==> flow/design.v <==
`timescale 1ns / 1ps
`timescale 1ns / 1ps
module SINCOS_TAB(
    input wire sys_clk,
    input wire rst_n,
    input wire [8-1 : 0] addr_sin,
    input wire [8-1 : 0] addr_cos,
    output wire [16-1 :0] data_sin,
    output wire [16-1 :0] data_cos
    );
    reg [16-1:0]  rom_tab [256-1:0];
    reg [16-1:0] reg_temp_sin;
    reg [16-1:0] reg_temp_cos;
    genvar i;
    generate
    for (i = 0; i < 256 ; i = i + 1) begin: identifier
        always @(posedge sys_clk or negedge rst_n) begin
            if (~rst_n) begin
                rom_tab[i] <= 0;
            end
            else begin
                rom_tab[i] <= i * 201;
            end
        end
    end
    endgenerate
    always @(posedge sys_clk or negedge rst_n) begin
        if (~rst_n) begin
            reg_temp_sin <= 0;
            reg_temp_cos <= 0;
        end
        else  begin
            reg_temp_sin <= addr_sin;
            reg_temp_cos <= addr_cos;
        end
    end
    assign data_sin = rom_tab[reg_temp_sin];
    assign data_cos = rom_tab[reg_temp_cos];
endmodule
== Reports on SINCOS_TAB ==
The steps from the RTL of SINCOS_TAB to its reports follow in flow order.
Lines are those of the file above, counted from 1.
Cell names lack the library's common part.
The mark - stands for no value.
Set-up
  design top: SINCOS_TAB
  clock port: sys_clk
  cell library: sky130hd
  library corner: tt_025C_1v80

== After elaboration ==
Yosys after proc, flatten, opt, wreduce and memory -nomap, before mapping. Enables and synchronous resets that opt folds into registers are not counted as muxes. Print and check cells are not counted.
Word-level totals
  bits in registers: 26
  output and inout bits: 32
Operators by class
  equal/unequal tests: 510
  mux-type cells: 2
  reductions and logical operators: 2
Operator list (number)
  16-bit parallel mux with 256-bit select: 2
  8-bit equality test with constant B: 256
  8-bit by 7-bit equality test with 1-bit output with constant B: 128
  8-bit by 6-bit equality test with 1-bit output with constant B: 64
  8-bit by 5-bit equality test with 1-bit output with constant B: 32
  8-bit by 4-bit equality test with 1-bit output with constant B: 16
  8-bit by 3-bit equality test with 1-bit output with constant B: 8
  8-bit by 2-bit equality test with 1-bit output with constant B: 4
  8-bit by 1-bit equality test with 1-bit output with constant B: 2
  8-bit logical NOT: 2

== Depth ==
Longest topological path by Yosys (ltp), each cell counted once; first at word level (registers and memories cut), then after technology mapping (sequential cells cut; the memories' decode and read muxes count).
Logic depth
  depth after elaboration: 2
  ABC_AREA: 0
  gate-level depth with buffers: 12

== Netlist ==
Source: synth_stat.txt of the flow (Yosys; design flattened, memories mapped). It holds for the ABC_AREA given above (unset counts as 0); a run with the other value may have another netlist.
Cell types (number)
  nand2_1: 185
  a21oi_1: 134
  nor2_1: 159
  o21ai_0: 108
  dfrtp_1: 17
  o22ai_1: 58
  nand3_1: 68
  buf_2: 59
  nor3_1: 55
  clkbuf_1: 61
  a31oi_1: 32
  nand4_1: 31
  nor4_1: 31
  nor2b_1: 28
  a22oi_1: 22
  o32ai_1: 17
  a211oi_1: 19
  a32oi_1: 16
Not listed: further types 69, cells in them 322.
Synthesis totals
  cells in the netlist: 1422
  synthesis area: 8286.7 sq um
  sequential part of the area: 425.4 sq um
  flip-flops: 17
  buffers: 147

== Timing after synthesis ==
OpenSTA on the mapped netlist: ideal clock, no wires. The path of least setup slack (recovery checks aside). Input and output delay are each 20% of the period. Register names are those of the netlist, which keeps one name where synthesis merged equal registers.
Timing after synthesis
  path kind: register to output
  from: reg reg_temp_sin[5]
  to: out data_sin[6]
  clock period: 2.85 ns
  output delay: 0.570 ns
  launch time at the first pin: 0.000 ns
  arrival time: 2.181 ns
  setup slack: 0.099 ns
  path delay: 2.181 ns
  stages: 9
  path buffers: 2
  period reached after synthesis: 2.751 ns
"path delay" = arrival - input delay + setup time.
A path that ends at an output port has no setup time.
"stages": output pins that drive a net of the path, with the launching flip-flop's if there is one; two outputs of one cell count as two.
"period reached after synthesis" is the clock period less the worst setup slack; recovery checks do not enter. This is arithmetic on one report: input and output delays are still those of the set period (20% each).
Between the ends stands the longest chain of elaborated cells between them, by number of cells; it is not shown to be the way that was timed. Of several equally long chains one is given.
A line is the first line of the expression or statement that the cell stems from. Yosys adds cells for indexed reads and writes and turns some case tables into memories.
On the way, after synthesis
  cell sequence: dfrtp_1 buf_2 buf_6 nand4b_4 mux2i_1 a22oi_2 o221ai_2 or4_1 or4_1
  cells in the longest elaborated chain: 2
RTL lines, path after synthesis
  from (assign): RTL line 29  | reg_temp_sin <= 0;
  from (assign): RTL line 33  | reg_temp_sin <= addr_sin;
  8-bit equality test: RTL line 37  | assign data_sin = rom_tab[reg_temp_sin];
  16-bit parallel mux with 256-bit select: RTL line 37
  to (decl): RTL line 8  | output wire [16-1 :0] data_sin,

== Path in the finished layout ==
From the final timing report of stored run 2: the path of least setup slack in the routed layout; clock arrival at registers is part of the times.
Timing post-layout
  path kind: register to output
  from: reg (name not given)
  to: out data_sin[3]
  clock period: 1.74 ns
  output delay: 0.35 ns
  launch time at the first pin: 0.25 ns
  arrival time: 2.92 ns
  setup slack: -1.53 ns
  stages: 12
  path buffers: 4
Between the ends stands the longest chain of elaborated cells between them, by number of cells; it is not shown to be the way that was timed. Of several equally long chains one is given.
On the way, post-layout
  cell sequence: dfrtp_2 buf_6 buf_12 nand4_1 nor2_1 buf_4 a22oi_2 o21ai_1 nor4_2 nand3_2 or4_4 buf_6
  cells in the longest elaborated chain: 1
RTL lines, path post-layout
  16-bit parallel mux with 256-bit select: RTL line 37  | assign data_sin = rom_tab[reg_temp_sin];
  to (decl): RTL line 8  | output wire [16-1 :0] data_sin,

==> runs of SINCOS_TAB <==
Design SINCOS_TAB on sky130hd. What follows are 2 stored runs of the flow, each under its own settings; their order means nothing. The constraints put input and output delay at 20% of the set period each and load the outputs with 0.01 pF.

Stored run 1
==> flow/run.sh <==
#!/bin/bash
# the make line also repeats the synthesis and layout settings of config.mk as NAME=value (left out here)
make -C /OpenROAD-flow-scripts/flow DESIGN_CONFIG=/design/flow/config.mk WORK_HOME=/design/flow/orfs CLKGATE_MAP_FILE= finish
==> flow/config.mk <==
export PLATFORM = sky130hd
export DESIGN_NAME = SINCOS_TAB
export DESIGN_NICKNAME = SINCOS_TAB
export VERILOG_FILES = /design/flow/design.v
export SDC_FILE = /design/flow/constraint.sdc
export NUM_CORES = 4
export LEC_CHECK = 0
export CAP_MARGIN = 20
export CELL_PAD_IN_SITES_DETAIL_PLACEMENT = 2
export CORE_MARGIN = 5
export CORE_UTILIZATION = 25
export CTS_CLUSTER_DIAMETER = 227
export CTS_CLUSTER_SIZE = 79
export PLACE_DENSITY_LB_ADDON = 0.29
export SLEW_MARGIN = 35
==> flow/constraint.sdc <==
create_clock -name core_clock -period 2.34 [get_ports {sys_clk}]
set_input_delay 0.4680 -clock core_clock [delete_from_list [all_inputs] [get_ports {sys_clk}]]
set_output_delay 0.4680 -clock core_clock [all_outputs]
set_load 0.01 [all_outputs]

==> results of stored run 1 <==
did not finish, clock tree synthesis stopped with DPL-0033

Stored run 2
==> flow/run.sh <==
#!/bin/bash
# the make line also repeats the synthesis and layout settings of config.mk as NAME=value (left out here)
make -C /OpenROAD-flow-scripts/flow DESIGN_CONFIG=/design/flow/config.mk WORK_HOME=/design/flow/orfs CLKGATE_MAP_FILE= finish
==> flow/config.mk <==
export PLATFORM = sky130hd
export DESIGN_NAME = SINCOS_TAB
export DESIGN_NICKNAME = SINCOS_TAB
export VERILOG_FILES = /design/flow/design.v
export SDC_FILE = /design/flow/constraint.sdc
export NUM_CORES = 4
export LEC_CHECK = 0
export CAP_MARGIN = 20
export CORE_MARGIN = 2
export CORE_UTILIZATION = 24
export CTS_CLUSTER_DIAMETER = 103
export CTS_CLUSTER_SIZE = 72
export MAX_ROUTING_LAYER = met5
export PLACE_DENSITY_LB_ADDON = 0.13
export SLEW_MARGIN = 40
export TNS_END_PERCENT = 35
==> flow/constraint.sdc <==
create_clock -name core_clock -period 1.74 [get_ports {sys_clk}]
set_input_delay 0.3480 -clock core_clock [delete_from_list [all_inputs] [get_ports {sys_clk}]]
set_output_delay 0.3480 -clock core_clock [all_outputs]
set_load 0.01 [all_outputs]

==> results of stored run 2 <==
chip area after synthesis (Yosys): 8286.7 sq um
die area: 36029.7 sq um
utilization: 51.4 %
worst setup slack after layout: -1.529 ns
