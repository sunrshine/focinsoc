==> flow/design.v <==
`timescale 1ns / 1ps
module SINCOS_TAB_demo 
#(  parameter N = 4,
    parameter Depth = 1<<N)
(
    input wire sys_clk,
    input wire rst_n,
    input wire [N-1:0] addra,
    output wire [15:0] sin_val
    );
reg [15:0]  rom_tab [Depth-1:0];
reg [15:0] reg_temp;
genvar i;
generate
for (i = 0; i < Depth ; i = i + 1) begin: identifier
    always @(posedge sys_clk or negedge rst_n) begin
        if (~rst_n) begin
            rom_tab[i] <= 0;
        end
        else begin
            rom_tab[i] <= i*201;
        end
    end
end
endgenerate
always @(posedge sys_clk or negedge rst_n) begin
    if (~rst_n) begin
        reg_temp <= 0;
    end
    else begin
        reg_temp <= rom_tab[addra];
    end
end
assign sin_val = reg_temp;
endmodule
`timescale 1ns / 1ps
module SinCos_cal_demo #(parameter N = 16)(
        input wire clk,
        input wire rst_n,
        input wire [3:0] angle,
        output wire [N-1:0] sin
    );
SINCOS_TAB_demo math_tab(
    .sys_clk(clk),
    .rst_n(rst_n),
    .addra(angle),
    .sin_val(sin)
);
endmodule
Reports on SinCos_cal_demo. What the tools print for SinCos_cal_demo, step after step. Lines are those of the file above, counted from 1. The mark n/a stands for no value.

Top module: SinCos_cal_demo. Clock port: clk. Standard-cell library: sky130hd. Timing corner: tt_025C_1v80.

Word level. Yosys after proc, flatten, opt, wreduce and memory -nomap, before mapping. Enables and synchronous resets that opt folds into registers are not counted as muxes. Print and check cells are not counted.

Under muxes and demuxes stands 1. Under equal/unequal tests stands 15. The figure for reduce/logical cells is 1.

Operators by type and width (count): 16-bit case mux with 16-bit select (1); 4-bit equality test with constant B (8); 4-bit by 3-bit equality test with 1-bit output with constant B (4); 4-bit by 2-bit equality test with 1-bit output with constant B (2); 4-bit by 1-bit equality test with 1-bit output with constant B (1); 4-bit logical NOT (1).

For output and inout port bits the number is 16. The figure for bits of input ports is 6. The entry for elaborated cells reads 23. For register bits after elaboration the number is 21.

Logic depth. Longest topological path by Yosys (ltp), each cell counted once; first at word level (registers and memories cut), then after technology mapping (sequential cells cut; the memories' decode and read muxes count).

The entry for word-level depth reads 2. Under ABC_AREA stands 0. Under gate-level depth with buffers stands 4. The figure for depth with buffers taken out is 3.

Synthesis result. The flow's flattened synthesis, as Yosys stat reports it; memories are mapped. The netlist is that of the ABC_AREA named above (0 if unset); the other value can give another one. Totals and module areas in this step are rounded.

Cells by type: sky130_fd_sc_hd__dfrtp_1 (count 13, total area 325.312 um^2); sky130_fd_sc_hd__buf_4 (count 7, total area 52.55 um^2); sky130_fd_sc_hd__and2_1 (count 5, total area 31.28 um^2); sky130_fd_sc_hd__xnor2_1 (count 3, total area 26.275 um^2); sky130_fd_sc_hd__mux2i_1 (count 2, total area 20.019 um^2); sky130_fd_sc_hd__nand2_1 (count 4, total area 15.014 um^2); sky130_fd_sc_hd__nand2b_4 (count 1, total area 13.763 um^2); sky130_fd_sc_hd__nand2b_1 (count 2, total area 12.512 um^2); sky130_fd_sc_hd__buf_6 (count 1, total area 11.261 um^2); sky130_fd_sc_hd__a21oi_1 (count 2, total area 10.01 um^2); sky130_fd_sc_hd__o32ai_1 (count 1, total area 8.758 um^2); sky130_fd_sc_hd__xor2_1 (count 1, total area 8.758 um^2); sky130_fd_sc_hd__a21boi_0 (count 1, total area 7.507 um^2); sky130_fd_sc_hd__a21boi_1 (count 1, total area 7.507 um^2); sky130_fd_sc_hd__conb_1 (count 2, total area 7.507 um^2); sky130_fd_sc_hd__nand3b_1 (count 1, total area 7.507 um^2); sky130_fd_sc_hd__nor2_1 (count 2, total area 7.507 um^2); sky130_fd_sc_hd__nor3b_1 (count 1, total area 7.507 um^2).

Not listed: further types 5, cells in them 5.

Mapped area: 606.8 um^2. Under sequential part of the area stands 325.3 um^2. For cell count the number is 55. For buffers the number is 8. The figure for flip-flops is 13.

The figures by module come from a second, unflattened synthesis with its own total; it is not the netlist above.

The figure for cells (unflattened synthesis) is 54. The entry for area total of the unflattened synthesis reads 606.8 um^2.

Rows give one instance, submodules left out.

Modules: SINCOS_TAB_demo (cells 54, instances 1, area 606.8 um^2, seq. area 325.3 um^2); SinCos_cal_demo (cells 0, instances 1, area 0.0 um^2, seq. area 0.0 um^2).

Worst setup path after synthesis. Source: OpenSTA report_checks on the synthesized netlist (no wires, ideal clock, input and output delay 20% of the period each), path of least setup slack; recovery checks are left aside. Register names are those of the netlist, which keeps one name where synthesis merged equal registers.

Path kind: register to register. Start point: register (name not given). End point: register math_tab.reg_temp[9]. Data required time: 0.805 ns. The entry for slack reads 0.043 ns. For period the number is 0.906 ns. The figure for data arrival time is 0.762 ns. Buffers on the path: 1. Driving pins on the path: 4. The figure for library setup time is 0.101 ns. Path delay: 0.863 ns. Period reached after synthesis: 0.863 ns.

"path delay" = arrival - input delay + setup time. "driving pins on the path": output pins that drive a net of the path, with the launching flip-flop's if there is one; two outputs of one cell count as two. "period reached after synthesis" = period - worst setup slack (recovery checks aside). The figure is calculated, with input and output delays left at 20% of the set period. Between the ends stands the longest chain of elaborated cells between them, by number of cells; it is not shown to be the way that was timed. Of several equally long chains one is given. Each line given opens the expression or statement behind the cell; cells for indexed reads and writes are added by Yosys, which also makes memories of some case tables.

Cells stage by stage: sky130_fd_sc_hd__dfrtp_1 > sky130_fd_sc_hd__buf_4 > sky130_fd_sc_hd__nand2_1 > sky130_fd_sc_hd__o32ai_1. Under cells in the longest elaborated chain stands 1. The figure for elaborated cells on any way between the ends is 1. RTL lines with such cells: 1. Classes of those cells: mux: 1.

RTL lines, path post-synthesis: 16-bit case mux with 16-bit select (RTL line 31) `reg_temp <= rom_tab[addra];`; end: assignment (RTL line 28) `reg_temp <= 0;`; end: assignment (RTL line 31); end: declaration (RTL line 12) `reg [15:0] reg_temp;`.

Path in the finished layout. From the final timing report of flow run 1: the path of least setup slack in the routed layout; clock arrival at registers is part of the times.

Path kind: register to output. Start point: register math_tab.reg_temp[11]. End point: output port sin[11]. For period the number is 0.878 ns. Driving pins on the path: 2. The entry for slack reads -0.07 ns. The figure for data arrival time is 0.77 ns. Data required time: 0.70 ns. Buffers on the path: 1.

Cells stage by stage: sky130_fd_sc_hd__dfrtp_1 > sky130_fd_sc_hd__buf_2. Under cells in the longest elaborated chain stands 0. The figure for elaborated cells on any way between the ends is 0. RTL lines with such cells: 0.

RTL lines, path post-layout: start: declaration (RTL line 12) `reg [15:0] reg_temp;`; start: assignment (RTL line 28) `reg_temp <= 0;`; start: assignment (RTL line 31) `reg_temp <= rom_tab[addra];`; end: declaration (RTL line 41) `output wire [N-1:0] sin`.

==> runs of SinCos_cal_demo <==
Stored flow runs of SinCos_cal_demo (2 of them; Yosys, OpenROAD, sky130hd). They differ in their settings and are not a sequence. Constraints: input delay and output delay 20% of the set period each, output load 0.01 pF. "period achieved" means the clock period less the worst setup slack. The figure is calculated, with input and output delays left at 20% of the set period. The results are shown rounded.

Flow run 1 has these settings: period_ns 0.878; SETUP_SLACK_MARGIN -0.08; CAP_MARGIN 20; CORE_MARGIN 2; CORE_UTILIZATION 40; SLEW_MARGIN 20. The period achieved is 0.943 ns. The measured die size is 1845 um^2. The cell area after synthesis comes to 606.8 um^2. The area of the standard cells in the finished layout comes to 825.8 um^2. The total negative setup slack is -0.781 ns. The worst setup slack after layout stands at -0.065 ns.

Flow run 2 has these settings: period_ns 0.584; CORE_UTILIZATION 26; PLACE_DENSITY_LB_ADDON 0.12; CELL_PAD_IN_SITES_GLOBAL_PLACEMENT 1; TNS_END_PERCENT 20; ABC_AREA 1; GPL_ROUTABILITY_DRIVEN 0; CTS_CLUSTER_SIZE 89; CAP_MARGIN 0; SLEW_MARGIN 5; MIN_ROUTING_LAYER met1; CORE_MARGIN 2. The worst setup slack after layout stands at -0.421 ns. The area of the standard cells in the finished layout comes to 1030 um^2. The cell area after synthesis comes to 664.4 um^2. The period achieved is 1.005 ns. The measured die size is 2976 um^2. The total negative setup slack is -8.014 ns.
